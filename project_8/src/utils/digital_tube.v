==> flow/design.v <==
`timescale 1ns / 1ps
module Digital_Tube #(parameter base=16'h7F38)
(
    input clk,
    input reset,
    input we,
    input [31:0] wd,
    output [31:0] RD,
    output [7:0] digital_tube2,
    output digital_tube_sel2,
    output [7:0] digital_tube1,
    output [3:0] digital_tube_sel1,
    output [7:0] digital_tube0,
    output [3:0] digital_tube_sel0
);
    localparam NEG  = 8'b11111110;
    localparam NONE = 8'b11111111;
    localparam DURING = 32'h1000;
    reg [31:0] data,
               count;
    wire [31:0] show = (data[31])? (~data + 1):     
                            data;
    reg [3:0] digital_tube_sel_state0,
              digital_tube_sel_state1;
    wire [3:0] digital_tube_content0,
               digital_tube_content1;
    assign RD = (reset)? 0:
                         data;
    assign digital_tube_sel0 = digital_tube_sel_state0;
    assign digital_tube_sel1 = digital_tube_sel_state1;
    assign digital_tube_sel2 = 1'b1;
     assign digital_tube_content0 = (digital_tube_sel_state0==4'b0001)?show[3:0]:
                                    (digital_tube_sel_state0==4'b0010)?show[7:4]:
                                    (digital_tube_sel_state0==4'b0100)?show[11:8]:
                                    (digital_tube_sel_state0==4'b1000)?show[15:12]:
                                                                       4'b0;
    assign digital_tube_content1 = (digital_tube_sel_state1==4'b0001)?show[19:16]:
                                   (digital_tube_sel_state1==4'b0010)?show[23:20]:
                                   (digital_tube_sel_state1==4'b0100)?show[27:24]:
                                   (digital_tube_sel_state1==4'b1000)?show[31:28]:
                                                                      4'b0;
    assign digital_tube2 = (data[31])? NEG:
                                       NONE;
    Digital_Tube_Selector _tube0_selector(
        .in(digital_tube_content0),
        .out(digital_tube0)
    );
    Digital_Tube_Selector _tube1_selector(
        .in(digital_tube_content1),
        .out(digital_tube1)
    );
    always @(posedge clk)
    begin
        if(reset)
            begin
                data<=0;
                digital_tube_sel_state0<=4'h0;
                digital_tube_sel_state1<=4'h0;
                count<=0;
            end
        else 
            begin
                if(count==DURING)
                    begin
                        count<=0;
                        case (digital_tube_sel_state0)
                            4'b0001: digital_tube_sel_state0<=4'b0010;
                            4'b0010: digital_tube_sel_state0<=4'b0100;
                            4'b0100: digital_tube_sel_state0<=4'b1000;
                            default: digital_tube_sel_state0<=4'b0001;
                        endcase
                        case (digital_tube_sel_state1)
                            4'b0001: digital_tube_sel_state1<=4'b0010;
                            4'b0010: digital_tube_sel_state1<=4'b0100;
                            4'b0100: digital_tube_sel_state1<=4'b1000;
                            default: digital_tube_sel_state1<=4'b0001;
                        endcase
                    end
                else
                    count<=count+1;
                if(we)
                    data <= wd;
            end
    end
endmodule  
module Digital_Tube_Selector(
    input [3:0] in,
    output [7:0] out
);
    localparam ZERO  = 8'b10000001;
    localparam ONE   = 8'b11001111;
    localparam TWO   = 8'b10010010;
    localparam THREE = 8'b10000110;
    localparam FOUR  = 8'b11001100;
    localparam FIVE  = 8'b10100100;
    localparam SIX   = 8'b10100000;
    localparam SEVEN = 8'b10001111;
    localparam EIGHT = 8'b10000000;
    localparam NINE  = 8'b10000100;
    localparam A     = 8'b10001000;
    localparam B     = 8'b11100000;
    localparam C     = 8'b10110001;
    localparam D     = 8'b11000010;
    localparam E     = 8'b10110000;
    localparam F     = 8'b10111000;
    assign out = (in==4'h0)?ZERO:
                 (in==4'h1)?ONE:
                 (in==4'h2)?TWO:
                 (in==4'h3)?THREE:
                 (in==4'h4)?FOUR:
                 (in==4'h5)?FIVE:
                 (in==4'h6)?SIX:
                 (in==4'h7)?SEVEN:
                 (in==4'h8)?EIGHT:
                 (in==4'h9)?NINE:
                 (in==4'hA)?A:
                 (in==4'hB)?B:
                 (in==4'hC)?C:
                 (in==4'hD)?D:
                 (in==4'hE)?E:
                 (in==4'hF)?F:
                            ZERO;
endmodule  
Tool chain data of Digital_Tube
Tool output for the design above, in the order of the flow.
Lines are those of the file above, counted from 1.
Operators: Yosys type, input widths -> output width; for muxes data width and select width s.
{ "design": {"top": "Digital_Tube", "clk_port": "clk", "cell_library": "sky130hd", "pvt_corner": "tt_025C_1v80"} }

Elaborated design
Yosys after proc, flatten, opt, wreduce and memory -nomap, before mapping. Enables and synchronous resets that opt folds into registers are not counted as muxes. Memory bits, and registers merged into a memory's read port (data or address), are not among the register bits. Print and check cells are not counted. Equal cells are merged and count once.
{ "classes": {"equal": 39, "muxes": 45, "addsub": 2, "n_reduce_logical": 3, "bitwise": 1} }
{ "ops": {"columns": ["op", "n"], "rows": [
  ["$mux 8", 30],
  ["$eq 4x4->1 const B", 18],
  ["$add 32x1->32 const B", 2],
  ["$mux 32", 2],
  ["$eq 4x3->1 const B", 10],
  ["$eq 32x13->1 const B", 1],
  ["$not 32->32", 1],
  ["$mux 4", 8],
  ["$eq 4x2->1 const B", 6],
  ["$pmux 4 s3", 2],
  ["$eq 4x1->1 const B", 4],
  ["$mux 6", 2],
  ["$logic_not 4->1", 2],
  ["$reduce_or 2->1", 1],
  ["$mux 1", 1]
]} }
{ "word_totals": {"in_bits": 35, "out_inout_bits": 65, "register_bits": 72} }

Depth
Depth = most cells in a row (Yosys ltp): at word level without a register or memory, in the mapped netlist without a sequential cell, where the memories' decode and read muxes count.
{ "depth": {"ltp_word": 24, "ABC_AREA": 0, "depth_mapped": 13, "mapped_depth_nobuf": 10} }

After synthesis
Source: synth_stat.txt of the flow (Yosys; design flattened, memories mapped). It holds for the ABC_AREA given above (unset counts as 0); a run with the other value may have another netlist.
{ "mapped": {"mapped_cells": 566, "seq_area_um2": 1441.4, "area_um2": 4589.4, "ffs": 72, "buf_cells": 46} }
{ "by_type": {"columns": ["cell", "n"], "rows": [
  ["sky130_fd_sc_hd__dfxtp_1", 72],
  ["sky130_fd_sc_hd__mux2i_1", 44],
  ["sky130_fd_sc_hd__nor2_1", 104],
  ["sky130_fd_sc_hd__xor2_1", 33],
  ["sky130_fd_sc_hd__nor2b_1", 32],
  ["sky130_fd_sc_hd__xnor2_1", 22],
  ["sky130_fd_sc_hd__nand2_1", 26],
  ["sky130_fd_sc_hd__o31ai_1", 13],
  ["sky130_fd_sc_hd__clkbuf_1", 25],
  ["sky130_fd_sc_hd__nand3_1", 16],
  ["sky130_fd_sc_hd__buf_4", 10],
  ["sky130_fd_sc_hd__nor4b_1", 8],
  ["sky130_fd_sc_hd__nor4_1", 11],
  ["sky130_fd_sc_hd__o21ai_0", 13],
  ["sky130_fd_sc_hd__or4_1", 8],
  ["sky130_fd_sc_hd__a21oi_1", 10],
  ["sky130_fd_sc_hd__nor3_1", 10],
  ["sky130_fd_sc_hd__inv_1", 12]
]} }
Other cell types: 42; their cells: 97.
The figures by module come from a second, unflattened synthesis with its own total; it is not the netlist above.
{ "unflattened": {"cells_unflattened": 574, "area_unflattened_um2": 4652.0} }
Rows give one instance, submodules left out.
{ "by_module": {"columns": ["module", "mod_area_um2", "n_cells", "n_inst"], "rows": [
  ["Digital_Tube", 4191.5, 508, 1],
  ["Digital_Tube_Selector", 230.2, 33, 2]
]} }

Path before layout
Source: OpenSTA report_checks on the synthesized netlist (no wires, ideal clock, input and output delay 20% of the period each), path of least setup slack; recovery checks are left aside. Register names are those of the netlist, which keeps one name where synthesis merged equal registers.
{ "synth_timing": {"path_type": "flip-flop to output port", "start": "reg data[0]", "end": "out digital_tube1[0]", "path_delay_ns": 3.199, "n_path_buf": 2, "t_required_ns": 3.080, "launch_ns": 0.000, "tclk_ns": 3.85, "t_arrival_ns": 3.199, "slack_ns": -0.119, "path_stages": 13, "output_delay_ns": 0.770, "synth_period_reached_ns": 3.969} }
"path_delay_ns" is the arrival time less input delay plus setup time.
At an output port there is no setup time.
"path_stages" counts driving pins, that of a launching flip-flop among them; a cell with two outputs on the path counts twice.
"synth_period_reached_ns" is the clock period less the worst setup slack; recovery checks do not enter. This is arithmetic on one report: input and output delays are still those of the set period (20% each).
Between the ends stands the longest chain of elaborated cells between them, by number of cells; it is not shown to be the way that was timed. Of several equally long chains one is given.
Each line given opens the expression or statement behind the cell; cells for indexed reads and writes are added by Yosys, which also makes memories of some case tables.
{ "synth_between": {"cell_sequence": "sky130_fd_sc_hd__dfxtp_1 > sky130_fd_sc_hd__inv_1 > sky130_fd_sc_hd__ha_1 > sky130_fd_sc_hd__or3b_2 > sky130_fd_sc_hd__clkbuf_1 > sky130_fd_sc_hd__or4_1 > sky130_fd_sc_hd__buf_2 > sky130_fd_sc_hd__o41ai_2 > sky130_fd_sc_hd__mux2i_1 > sky130_fd_sc_hd__a32oi_2 > sky130_fd_sc_hd__nor2b_2 > sky130_fd_sc_hd__mux2_2 > sky130_fd_sc_hd__mux2_2", "elab_chain_cells": 24, "cells_between": 39, "cone_lines": 21} }
{ "synth_lines": {"columns": ["item", "line", "source"], "rows": [
  ["from (decl)", 19, "reg [31:0] data,"],
  ["from (assign)", 56, "data<=0;"],
  ["from (assign)", 82, "data <= wd;"],
  ["$not 32->32", 21, "wire [31:0] show = (data[31])? (~data + 1):"],
  ["$add 32x1->32", 21, null],
  ["$mux 32", 21, null],
  ["$mux 4", 40, "(digital_tube_sel_state1==4'b1000)?show[31:28]:"],
  ["$mux 4", 39, "(digital_tube_sel_state1==4'b0100)?show[27:24]:"],
  ["$mux 4", 38, "(digital_tube_sel_state1==4'b0010)?show[23:20]:"],
  ["$mux 4", 37, "assign digital_tube_content1 = (digital_tube_sel_state1==4'b0001)?show[19:16]:"],
  ["[... 10 more ...]", null, null],
  ["$mux 8", 112, "(in==4'h6)?SIX:"],
  ["$mux 8", 111, "(in==4'h5)?FIVE:"],
  ["$mux 8", 110, "(in==4'h4)?FOUR:"],
  ["$mux 8", 109, "(in==4'h3)?THREE:"],
  ["$mux 8", 108, "(in==4'h2)?TWO:"],
  ["$mux 8", 107, "(in==4'h1)?ONE:"],
  ["$mux 8", 106, "assign out = (in==4'h0)?ZERO:"],
  ["to (decl)", 11, "output [7:0] digital_tube1,"]
]} }

Timing after layout
From the final timing report of stored run 1: the path of least setup slack in the routed layout; clock arrival at registers is part of the times.
{ "layout_timing": {"path_type": "flip-flop to output port", "start": "reg data[14]", "end": "out digital_tube1[0]", "t_required_ns": 3.46, "tclk_ns": 4.32, "output_delay_ns": 0.86, "slack_ns": -0.16, "path_stages": 13, "t_arrival_ns": 3.62, "launch_ns": 0.33, "n_path_buf": 4} }
Between the ends stands the longest chain of elaborated cells between them, by number of cells; it is not shown to be the way that was timed. Of several equally long chains one is given.
{ "layout_between": {"cell_sequence": "sky130_fd_sc_hd__dfxtp_1 > sky130_fd_sc_hd__or4_4 > sky130_fd_sc_hd__buf_6 > sky130_fd_sc_hd__or4_4 > sky130_fd_sc_hd__buf_6 > sky130_fd_sc_hd__o31ai_4 > sky130_fd_sc_hd__xnor2_2 > sky130_fd_sc_hd__a2111oi_4 > sky130_fd_sc_hd__buf_4 > sky130_fd_sc_hd__nor2b_2 > sky130_fd_sc_hd__mux2_4 > sky130_fd_sc_hd__mux2_4 > sky130_fd_sc_hd__buf_6", "elab_chain_cells": 24, "cells_between": 39, "cone_lines": 21} }
{ "layout_lines": {"columns": ["item", "line", "source"], "rows": [
  ["from (decl)", 19, "reg [31:0] data,"],
  ["from (assign)", 56, "data<=0;"],
  ["from (assign)", 82, "data <= wd;"],
  ["$not 32->32", 21, "wire [31:0] show = (data[31])? (~data + 1):"],
  ["$add 32x1->32", 21, null],
  ["$mux 32", 21, null],
  ["$mux 4", 40, "(digital_tube_sel_state1==4'b1000)?show[31:28]:"],
  ["$mux 4", 39, "(digital_tube_sel_state1==4'b0100)?show[27:24]:"],
  ["$mux 4", 38, "(digital_tube_sel_state1==4'b0010)?show[23:20]:"],
  ["$mux 4", 37, "assign digital_tube_content1 = (digital_tube_sel_state1==4'b0001)?show[19:16]:"],
  ["[... 10 more ...]", null, null],
  ["$mux 8", 112, "(in==4'h6)?SIX:"],
  ["$mux 8", 111, "(in==4'h5)?FIVE:"],
  ["$mux 8", 110, "(in==4'h4)?FOUR:"],
  ["$mux 8", 109, "(in==4'h3)?THREE:"],
  ["$mux 8", 108, "(in==4'h2)?TWO:"],
  ["$mux 8", 107, "(in==4'h1)?ONE:"],
  ["$mux 8", 106, "assign out = (in==4'h0)?ZERO:"],
  ["to (decl)", 11, "output [7:0] digital_tube1,"]
]} }

Settings and measured results of 2 stored flow runs for module Digital_Tube (sky130hd), not sorted in any way. The constraints put input and output delay at 20% of the set period each and load the outputs with 0.01 pF.
"achieved clock period (ns)" = clock period - worst setup slack. The figure is calculated, with input and output delays left at 20% of the set period.
"finish__power__total" is the tool's figure for a default switching activity; nothing was simulated.

settings of stored run 1
{
  "period_ns": 4.32,
  "SETUP_SLACK_MARGIN": 0.08,
  "CAP_MARGIN": 20,
  "CORE_MARGIN": 2,
  "CORE_UTILIZATION": 40,
  "SLEW_MARGIN": 20
}
report of stored run 1
yosys chip area after synthesis (um^2): 4589.4
finish__design__die__area: 12346.5
finish__design__instance__area__stdcell: 6507.5
finish__design__instance__utilization: 0.5748
finish__timing__setup__ws: -0.164
finish__timing__setup__tns: -0.469
finish__power__total: 1.791e-03
achieved clock period (ns): 4.484

settings of stored run 2
{
  "period_ns": 2.98,
  "CORE_UTILIZATION": 24,
  "SETUP_SLACK_MARGIN": 0.11,
  "PLACE_DENSITY_LB_ADDON": 0.01,
  "CORE_ASPECT_RATIO": 1.26,
  "CTS_CLUSTER_DIAMETER": 109,
  "CAP_MARGIN": 25,
  "CORE_MARGIN": 2,
  "SLEW_MARGIN": 20
}
report of stored run 2
yosys chip area after synthesis (um^2): 4589.4
finish__design__die__area: 20252.6
finish__design__instance__area__stdcell: 7195.6
finish__design__instance__utilization: 0.3846
finish__timing__setup__ws: -1.092
finish__timing__setup__tns: -12.884
finish__power__total: 2.629e-03
achieved clock period (ns): 4.072
